==> flow/design.v <==
module cisr_acc(
    input clk,
    input rst,
    input      [row_len_size*channel_num-1:0] row_len_fifo_data, 
    input      [channel_num-1:0]              row_len_fifo_empty, 
    output reg [channel_num-1:0]              row_len_fifo_read, 
    input      [val_bits*2*channel_num-1:0] mult_fifo_data, 
    input      [channel_num-1:0]           mult_fifo_empty, 
    output reg [channel_num-1:0]           mult_fifo_read, 
    output                            write_data,
    output [row_id_size-1:0]          addr_data,
    output [accumulator_size-1:0] data
);
parameter channel_num = 4;
parameter channel_num_log = 2;
parameter col_id_size = 16;
parameter row_len_size = 8;
parameter mult_size = 16;  
parameter val_bits = 8; 
    parameter ram_width = 1024;
    parameter ram_splits = 8;
    parameter ram_split_bits = 9;
    parameter bvb_addr_size = 32;
    parameter [0:5*13-1] val_addr = {13'd0, 13'd231, 13'd462, 13'd693, 13'd924};
    parameter [0:5*13-1] col_addr = {13'd0, 13'd231, 13'd462, 13'd693, 13'd924};
    parameter [0:5*9-1] len_addr = {9'd0,  9'd3,    9'd6,   9'd8, 9'd11 };
    parameter counter_size     = 8;  
    parameter row_id_size      = 8;  
    parameter accumulator_size = 32;
    genvar j;
    integer i;
    reg [counter_size-1:0]            counters     [channel_num-1:0];  
    reg [row_id_size-1:0]             row_ids      [channel_num-1:0];  
    reg signed [accumulator_size-1:0] accumulators [channel_num-1:0];  
    reg [row_id_size-1:0]  next_id;  
    wire [channel_num-1:0] is_zero;
    generate for (j=0; j<channel_num; j=j+1) begin: IS_ZERO
        assign is_zero[j] = (counters[j] == 0);
    end
    endgenerate
    wire has_zero_counters;
    wire [channel_num_log-1:0] first_index;
    first_one first_one(is_zero, first_index, has_zero_counters);
    reg signed [val_bits*2-1:0] mults [channel_num-1:0];
    always @ (negedge clk) begin
        if (rst) begin
            next_id <= 0;  
            row_len_fifo_read = 0;
            mult_fifo_read    = 0;
            for (i=0; i<channel_num; i=i+1) begin
                counters[i]     <= 0;
                row_ids[i]      <= 0;  
                accumulators[i] = 0;
            end 
        end
        else begin
            row_len_fifo_read = 0;  
            mult_fifo_read = 0;
            if (has_zero_counters) begin  
                if (~row_len_fifo_empty[first_index]) begin  
                    accumulators[first_index] = 0;
                    counters[first_index] <= row_len_fifo_data[first_index*row_len_size+:row_len_size];
                    row_len_fifo_read[first_index] = 1;
                    row_ids[first_index] <= next_id;
                    next_id <= next_id + 1;
                end  
            end else begin
                if (mult_fifo_empty == 0) begin  
                    for (i=0; i<channel_num; i=i+1) begin
                        counters[i] <= counters[i] - 1;
                        mults[i] = mult_fifo_data[i*val_bits*2+:val_bits*2];
                        accumulators[i] = accumulators[i] + mults[i];
                        mult_fifo_read[i] = 1; 
                    end
                end
            end
        end
    end
    assign addr_data = row_ids[first_index];
    assign data = accumulators[first_index];
    assign write_data = has_zero_counters;
endmodule
module first_one (
    input [n-1:0] seq,
    output [logn-1:0] addr,
    output has_ones
);
parameter channel_num = 4;
parameter channel_num_log = 2;
parameter col_id_size = 16;
parameter row_len_size = 8;
parameter mult_size = 16;  
parameter val_bits = 8; 
    parameter ram_width = 1024;
    parameter ram_splits = 8;
    parameter ram_split_bits = 9;
    parameter bvb_addr_size = 32;
    parameter [0:5*13-1] val_addr = {13'd0, 13'd231, 13'd462, 13'd693, 13'd924};
    parameter [0:5*13-1] col_addr = {13'd0, 13'd231, 13'd462, 13'd693, 13'd924};
    parameter [0:5*9-1] len_addr = {9'd0,  9'd3,    9'd6,   9'd8, 9'd11 };
    parameter counter_size     = 8;  
    parameter row_id_size      = 8;  
    parameter accumulator_size = 32;
    parameter n=channel_num;
    parameter logn=channel_num_log;
    assign addr[logn-1] = (seq[n/2-1:0] == 0);
    assign has_ones = seq != 0;
    genvar i;
    generate
        for (i=logn-2; i>=0; i=i-1) begin : LOOP
            assign addr[i] = seq[(addr[logn-1:i+1]<<(i+1))+(1<<i)-1-:(1<<i)] == 0;
        end
    endgenerate
endmodule
---- Step by step through the tools: cisr_acc ----
Tool output for the design above, in the order of the flow.
Lines are those of the file above, counted from 1.
Operators carry their Yosys type and port widths (W data, S select, Z words).
Cell names lack the library's common part.
A cell with n/a has no value.
inputs
  design top .............................. cisr_acc
  clock ................................... clk
  cell library ............................ sky130hd
  library corner .......................... tt_025C_1v80

---- After elaboration ----
Source: Yosys, flattened and elaborated. Widths are those after wreduce. Registers that Yosys merges into a memory's read port (data or address) are not register bits. Print and check cells do not count. Equal cells are merged and count once.
Memory sizes are those after Yosys's memory passes, which may raise the word count (mostly to a power of two), join words into wider ones and drop unused or constant bits.
operators by class
  equal/unequal tests ..................... 8
  muxes and demuxes ....................... 49
  shift-type cells ........................ 4
  bitwise logic cells ..................... 4
  reductions and logical operators ........ 21
  add/subtract/negate cells ............... 14
operator list
  operator                 number
  $mux W32                 16
  $mux W8                  20
  $add A32 B16 Y32         4
  $pmux W32 S4             1
  $sub A32 B1 Y32 const B  2
  $add A32 B1 Y32 const B  1
  $shiftx A32 B6 Y8        1
  $shiftx A4 B32 Y1        1
  $sub A8 B1 Y8 const B    4
  $logic_not A8 Y1         4
  $reduce_or A3 Y1         5
  $reduce_and A3 Y1        4
  $ne A2 B2 Y1 const B     5
  $add A8 B1 Y8 const B    1
  $reduce_or A8 Y1         1
  $mux W2                  4
  $mux W1                  8
  $shift A1 B3 Y4 const A  1
  $eq A2 B2 Y1 const B     2
  $logic_not A2 Y1         2
  $shiftx A4 B2 Y1         1
  $logic_not A4 Y1         1
  $reduce_bool A4 Y1       1
  $not A1 Y1               3
  $add A2 B1 Y3 const B    1
  $neg A2 Y3               1
  $eq A2 B1 Y1 const B     1
  $reduce_and A2 Y1        1
Other operator kinds: 3; their cells: 3.
storage and ports
  memories kept ........................... 2
  register bits ........................... 141
  input port bits ......................... 106
  word-level cells ........................ 109
  bits in writable memories ............... 64
  output and inout port bits .............. 49
memory list
  memory    depth  bits a word  line  text
  counters  4      8            32    reg [counter_size-1:0]            counters     [channel_num-1:0];
  row_ids   4      8            33    reg [row_id_size-1:0]             row_ids      [channel_num-1:0];

---- Depth ----
Longest topological path by Yosys (ltp), each cell counted once; first at word level (registers and memories cut), then after technology mapping (sequential cells cut; the memories' decode and read muxes count).
depth
  depth in word-level cells ............... 14
  ABC_AREA ................................ 0
  depth in mapped cells ................... 15
  mapped depth without buffers ............ 13

---- After synthesis ----
Source: synth_stat.txt of the flow (Yosys; design flattened, memories mapped). It holds for the ABC_AREA given above (unset counts as 0); a run with the other value may have another netlist.
Totals and module areas in this step are rounded.
mapped netlist
  flip-flops .............................. 205
  buffer cells ............................ 84
  mapped area ............................. 15,020 um2
  sequential area ......................... 4,745 um2
  cell count .............................. 1,895
cell types
  cell      number  area in all (um2)
  dfxtp_1   141     2.82E+03
  edfxtp_1  64      1.92E+03
  ha_1      129     1.61E+03
  a21oi_1   222     1.11E+03
  nand2_1   259     972.182
  o21ai_0   163     815.782
  xnor2_1   71      621.846
  nor2_1    164     615.59
  xor2_1    55      481.712
  a21o_1    52      390.374
  inv_1     73      274.013
  a22oi_1   26      195.187
  clkbuf_1  51      191.434
  o22ai_1   30      187.68
  nor3_1    33      165.158
  mux2i_1   16      160.154
  a211oi_1  20      150.144
  o21bai_1  19      142.637
Not listed: further types 61, cells in them 307.
By module: a second synthesis without flattening, with its own total; a netlist apart from the flattened one above.
second synthesis, totals
  cells (unflattened synthesis) ........... 1,605
  area total of the unflattened synthesis .. 14,380 um2
Each row is one instance without its submodules.
modules
  module     seq. area (um2)  cells  instances  area (um2)
  cisr_acc   4,745            1,600  1          14,350
  first_one  0.0              5      1          26.3

cisr_acc through Yosys and OpenROAD on sky130hd: 2 stored runs, unordered, with their settings and measured results. The constraints put input and output delay at 20% of the set period each and load the outputs with 0.01 pF.
Values from the reports are rounded here.

======== stored run 1 ========
==> flow/run.sh <==
#!/bin/bash
# the make line also repeats the synthesis and layout settings of config.mk as NAME=value (left out here)
make -C /OpenROAD-flow-scripts/flow DESIGN_CONFIG=/design/flow/config.mk WORK_HOME=/design/flow/orfs CLKGATE_MAP_FILE= finish
==> flow/config.mk <==
export PLATFORM = sky130hd
export DESIGN_NAME = cisr_acc
export DESIGN_NICKNAME = cisr_acc
export VERILOG_FILES = /design/flow/design.v
export SDC_FILE = /design/flow/constraint.sdc
export NUM_CORES = 4
export LEC_CHECK = 0
export CAP_MARGIN = 20
export CELL_PAD_IN_SITES_DETAIL_PLACEMENT = 0
export CELL_PAD_IN_SITES_GLOBAL_PLACEMENT = 1
export CORE_ASPECT_RATIO = 1.33
export CORE_MARGIN = 7
export CORE_UTILIZATION = 22
export CTS_CLUSTER_DIAMETER = 144
export MAX_ROUTING_LAYER = met4
export PLACE_DENSITY_LB_ADDON = 0.29
export SETUP_SLACK_MARGIN = 3.56
export SLEW_MARGIN = 20
export TNS_END_PERCENT = 10
==> flow/constraint.sdc <==
create_clock -name core_clock -period 13.2 [get_ports {clk}]
set_input_delay 2.6400 -clock core_clock [delete_from_list [all_inputs] [get_ports {clk}]]
set_output_delay 2.6400 -clock core_clock [all_outputs]
set_load 0.01 [all_outputs]

-------- measured, stored run 1 --------
  utilization ............................. 30.6%
  area of the die ......................... 75,870 um2
  area of the synthesized netlist ......... 15,020 um2
  lowest setup slack ...................... 1.075 ns

======== stored run 2 ========
==> flow/run.sh <==
#!/bin/bash
# the make line also repeats the synthesis and layout settings of config.mk as NAME=value (left out here)
make -C /OpenROAD-flow-scripts/flow DESIGN_CONFIG=/design/flow/config.mk WORK_HOME=/design/flow/orfs CLKGATE_MAP_FILE= finish
==> flow/config.mk <==
export PLATFORM = sky130hd
export DESIGN_NAME = cisr_acc
export DESIGN_NICKNAME = cisr_acc
export VERILOG_FILES = /design/flow/design.v
export SDC_FILE = /design/flow/constraint.sdc
export NUM_CORES = 4
export LEC_CHECK = 0
export CAP_MARGIN = 40
export CORE_MARGIN = 10
export CORE_UTILIZATION = 55
export CTS_CLUSTER_SIZE = 76
export GPL_TIMING_DRIVEN = 0
export HOLD_SLACK_MARGIN = -0.07
export MIN_ROUTING_LAYER = met1
export PLACE_DENSITY_LB_ADDON = 0.14
export SETUP_SLACK_MARGIN = -0.31
export SLEW_MARGIN = 15
==> flow/constraint.sdc <==
create_clock -name core_clock -period 12.6 [get_ports {clk}]
set_input_delay 2.5200 -clock core_clock [delete_from_list [all_inputs] [get_ports {clk}]]
set_output_delay 2.5200 -clock core_clock [all_outputs]
set_load 0.01 [all_outputs]

-------- measured, stored run 2 --------
  utilization ............................. 70.2%
  area of the die ......................... 34,320 um2
  area of the synthesized netlist ......... 15,020 um2
  lowest setup slack ...................... -0.088 ns
