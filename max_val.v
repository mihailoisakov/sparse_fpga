==> flow/design.v <==
module max_val(
    input clk,
    input rst,
    input enable,
    input signed [accumulator_size-1:0] stream,
    input [row_id_size-1:0] index,
    output [row_id_size-1:0] max_index
);
parameter channel_num = 4;
parameter channel_num_log = 2;
parameter col_id_size = 16;
parameter row_len_size = 8;
parameter mult_size = 16;  
parameter val_bits = 8; 
    parameter ram_width = 1024;
    parameter ram_splits = 8;
    parameter ram_split_bits = 9;
    parameter bvb_addr_size = 32;
    parameter [0:5*13-1] val_addr = {13'd0, 13'd231, 13'd462, 13'd693, 13'd924};
    parameter [0:5*13-1] col_addr = {13'd0, 13'd231, 13'd462, 13'd693, 13'd924};
    parameter [0:5*9-1] len_addr = {9'd0,  9'd3,    9'd6,   9'd8, 9'd11 };
    parameter counter_size     = 8;  
    parameter row_id_size      = 8;  
    parameter accumulator_size = 32;
    reg [3:0] current_index;
    reg signed [accumulator_size-1:0] max_value;
    always @ (posedge clk) begin
        if (rst) begin
            current_index = 0;
            max_value = 0;
            max_value[accumulator_size-1] = 1;  
        end
        else begin
            if (enable)
                if (stream > max_value) begin
                    current_index = index;
                    max_value = stream;
                end
        end
    end
    assign max_index = current_index;
endmodule
Reports on max_val

What the tools print for max_val, step after step.
Lines are those of the file above, counted from 1.
Cell names lack the library's common part.
The mark -- stands for no value.

Design top: max_val
Clock: clk
Standard-cell library: sky130hd
Corner: tt_025C_1v80

Word-level counts

Yosys after proc, flatten, opt, wreduce and memory -nomap, before mapping. Enables and synchronous resets that opt folds into registers are not counted as muxes. Memory bits, and registers merged into a memory's read port (data or address), are not among the register bits. Print and check cells are not counted. Equal cells are merged and count once.

$lt $le $gt $ge: 1
Reductions and logical operators: 1

Operators by type and width:

| operator                       | count |
| greater-than comparator 32 bit | 1 |
| AND reduction 2 bit            | 1 |

Output and inout port bits: 8
Register bits: 36

Depth

Depth = most cells in a row (Yosys ltp): at word level without a register or memory, in the mapped netlist without a sequential cell, where the memories' decode and read muxes count.

Depth in word-level cells: 2
ABC_AREA: 0
Gate-level depth with buffers: 11
Mapped depth without buffers: 9

Netlist

Source: synth_stat.txt of the flow (Yosys; design flattened, memories mapped). It holds for the ABC_AREA given above (unset counts as 0); a run with the other value may have another netlist.

Buffer cells: 60
Mapped flip-flops: 36
Sequential part of the area: 720.7 um^2
Chip area (Yosys): 4180.3 um^2
Standard cells after synthesis: 572

Cells by type:

| type     | count |
| dfxtp_1  | 36 |
| ha_1     | 32 |
| nor4b_1  | 36 |
| o211ai_1 | 35 |
| nor2b_1  | 39 |
| a21oi_1  | 48 |
| a211oi_2 | 17 |
| and3_1   | 34 |
| or3_1    | 31 |
| nand3_2  | 17 |
| nand2_1  | 42 |
| clkbuf_1 | 40 |
| a211oi_1 | 19 |
| nor2_1   | 35 |
| inv_1    | 33 |
| nand3_1  | 21 |
| buf_2    | 11 |
| nand4_1  | 7 |

Other cell types: 25; their cells: 39.

Worst setup path after synthesis

OpenSTA on the mapped netlist: ideal clock, no wires. The path of least setup slack (recovery checks aside). Input and output delay are each 20% of the period. Register names are those of the netlist, which keeps one name where synthesis merged equal registers.

Path kind: in2reg
Start point: in stream[30]
End point: reg max_value[10]
Setup time: 0.134 ns
Clock period: 2.73 ns
Data arrival time: 2.428 ns
Path buffers: 2
External input delay: 0.546 ns
Data required time: 2.596 ns
Slack: 0.168 ns
Launch time at the first pin: 0.546 ns
Stages on the path: 10
Delay of the path: 2.016 ns
Synthesis period reached: 2.562 ns

"delay of the path" = arrival - input delay + setup time.
"stages on the path" counts driving pins, that of a launching flip-flop among them; a cell with two outputs on the path counts twice.
"synthesis period reached" is the clock period less the worst setup slack; recovery checks do not enter. This is arithmetic on one report: input and output delays are still those of the set period (20% each).
The rows between start and end are the longest chain of elaborated cells between them; the timing report does not say that the signal goes this way. Where chains are equally long, one stands for them.
Each line given opens the expression or statement behind the cell; cells for indexed reads and writes are added by Yosys, which also makes memories of some case tables.

Cell sequence: ha_1 > nand4_2 > or4_4 > o21a_1 > buf_6 > buf_6 > nand3_2 > a21oi_1 > a211oi_2 > o211ai_1
Cells in the longest elaborated chain: 2
Elaborated cells on any way between the ends: 2
Those cells by class: compare: 1; reduce/logical: 1

RTL lines, path after synthesis:

| what                           | RTL line | text |
| start: declaration             | 5        | `input signed [accumulator_size-1:0] stream,` |
| greater-than comparator 32 bit | 35       | `if (stream > max_value) begin` |
| AND reduction 2 bit            | --       |  |
| end: assignment                | 30       | `max_value = 0;` |
| end: assignment                | 37       | `max_value = stream;` |
| end: declaration               | 26       | `reg signed [accumulator_size-1:0] max_value;` |

Worst path after layout

Path of least setup slack in the final report of run 1 (OpenROAD, finished layout, wires in). Where an end is a register, its clock arrival counts in the times.

Path kind: reg2reg
Start point: reg max_value[10]
End point: reg max_value[0]
Stages on the path: 12
Data required time: 1.97 ns
Setup time: 0.12 ns
Clock period: 1.79 ns
Slack: -0.81 ns
Path buffers: 2
Launch time at the first pin: 0.30 ns
Data arrival time: 2.78 ns

The rows between start and end are the longest chain of elaborated cells between them; the timing report does not say that the signal goes this way. Where chains are equally long, one stands for them.

Cell sequence: dfxtp_1 > inv_2 > ha_4 > nand4_1 > or4_4 > o21a_4 > buf_12 > buf_16 > nand3_4 > a21oi_2 > a211oi_2 > o211ai_1
Cells in the longest elaborated chain: 2
Elaborated cells on any way between the ends: 2
Those cells by class: compare: 1; reduce/logical: 1

RTL lines, path after layout:

| what                           | RTL line | text |
| start: declaration             | 26       | `reg signed [accumulator_size-1:0] max_value;` |
| start: assignment              | 30       | `max_value = 0;` |
| start: assignment              | 37       | `max_value = stream;` |
| greater-than comparator 32 bit | 35       | `if (stream > max_value) begin` |
| AND reduction 2 bit            | --       |  |
| end: assignment                | 30       |  |
| end: assignment                | 37       |  |
| end: declaration               | 26       |  |

Memo
Re: implementation data of max_val

Flow measurements of max_val on sky130hd: 2 stored runs with different settings, listed in no order. Input and output delays are each 20% of the period that was set; the output load is 0.01 pF.
"achieved clock period" means the clock period less the worst setup slack. The figure is calculated, with input and output delays left at 20% of the set period.
"worst setup path time" is the time allowed to the run's worst setup path (the clock period less input and output delay, where it has them) less its slack. Clock arrival times count: a late capture clock shortens it, a late launch clock lengthens it.
"total power of the final layout" rests on the timing tool's default activity at the inputs, not on a simulated workload.
Among the settings, - means not set for that run.

| setting or result                             | run 1   | run 2  |
| period_ns                                     | 1.79    | 4.32   |
| CORE_UTILIZATION                              | 27      | 54     |
| SETUP_SLACK_MARGIN                            | -0.07   | 0.99   |
| PLACE_DENSITY_LB_ADDON                        | 0.2     | 0.12   |
| HOLD_SLACK_MARGIN                             | 0.14    | -      |
| CORE_ASPECT_RATIO                             | 1.1     | 0.51   |
| CELL_PAD_IN_SITES_GLOBAL_PLACEMENT            | 1       | -      |
| TNS_END_PERCENT                               | 15      | 40     |
| GPL_ROUTABILITY_DRIVEN                        | 1       | 0      |
| CTS_CLUSTER_SIZE                              | 21      | -      |
| CAP_MARGIN                                    | 25      | 20     |
| MIN_ROUTING_LAYER                             | met2    | -      |
| CORE_MARGIN                                   | 2       | 2      |
| SLEW_MARGIN                                   | 20      | 40     |
| GPL_TIMING_DRIVEN                             | -       | 0      |
| standard-cell area of the final layout (um^2) | 6537.5  | 5108.6 |
| netlist area reported by Yosys (um^2)         | 4180.3  | 4180.3 |
| total negative slack on setup checks (ns)     | -27.166 | 0.000  |
| die outline area (um^2)                       | 16494.4 | 8501.4 |
| smallest setup slack (ns)                     | -0.811  | 1.033  |
| utilization of the finished layout (%)        | 43.3    | 69.5   |
| achieved clock period (ns)                    | 2.601   | 3.287  |
| total power of the final layout (µW)          | 6684    | 2291   |
| worst hold slack in the final report (ns)     | 0.638   | 0.615  |
| worst setup path time (ns)                    | 2.60    | 2.42   |
| critical path kind                            | reg2reg | in2reg |
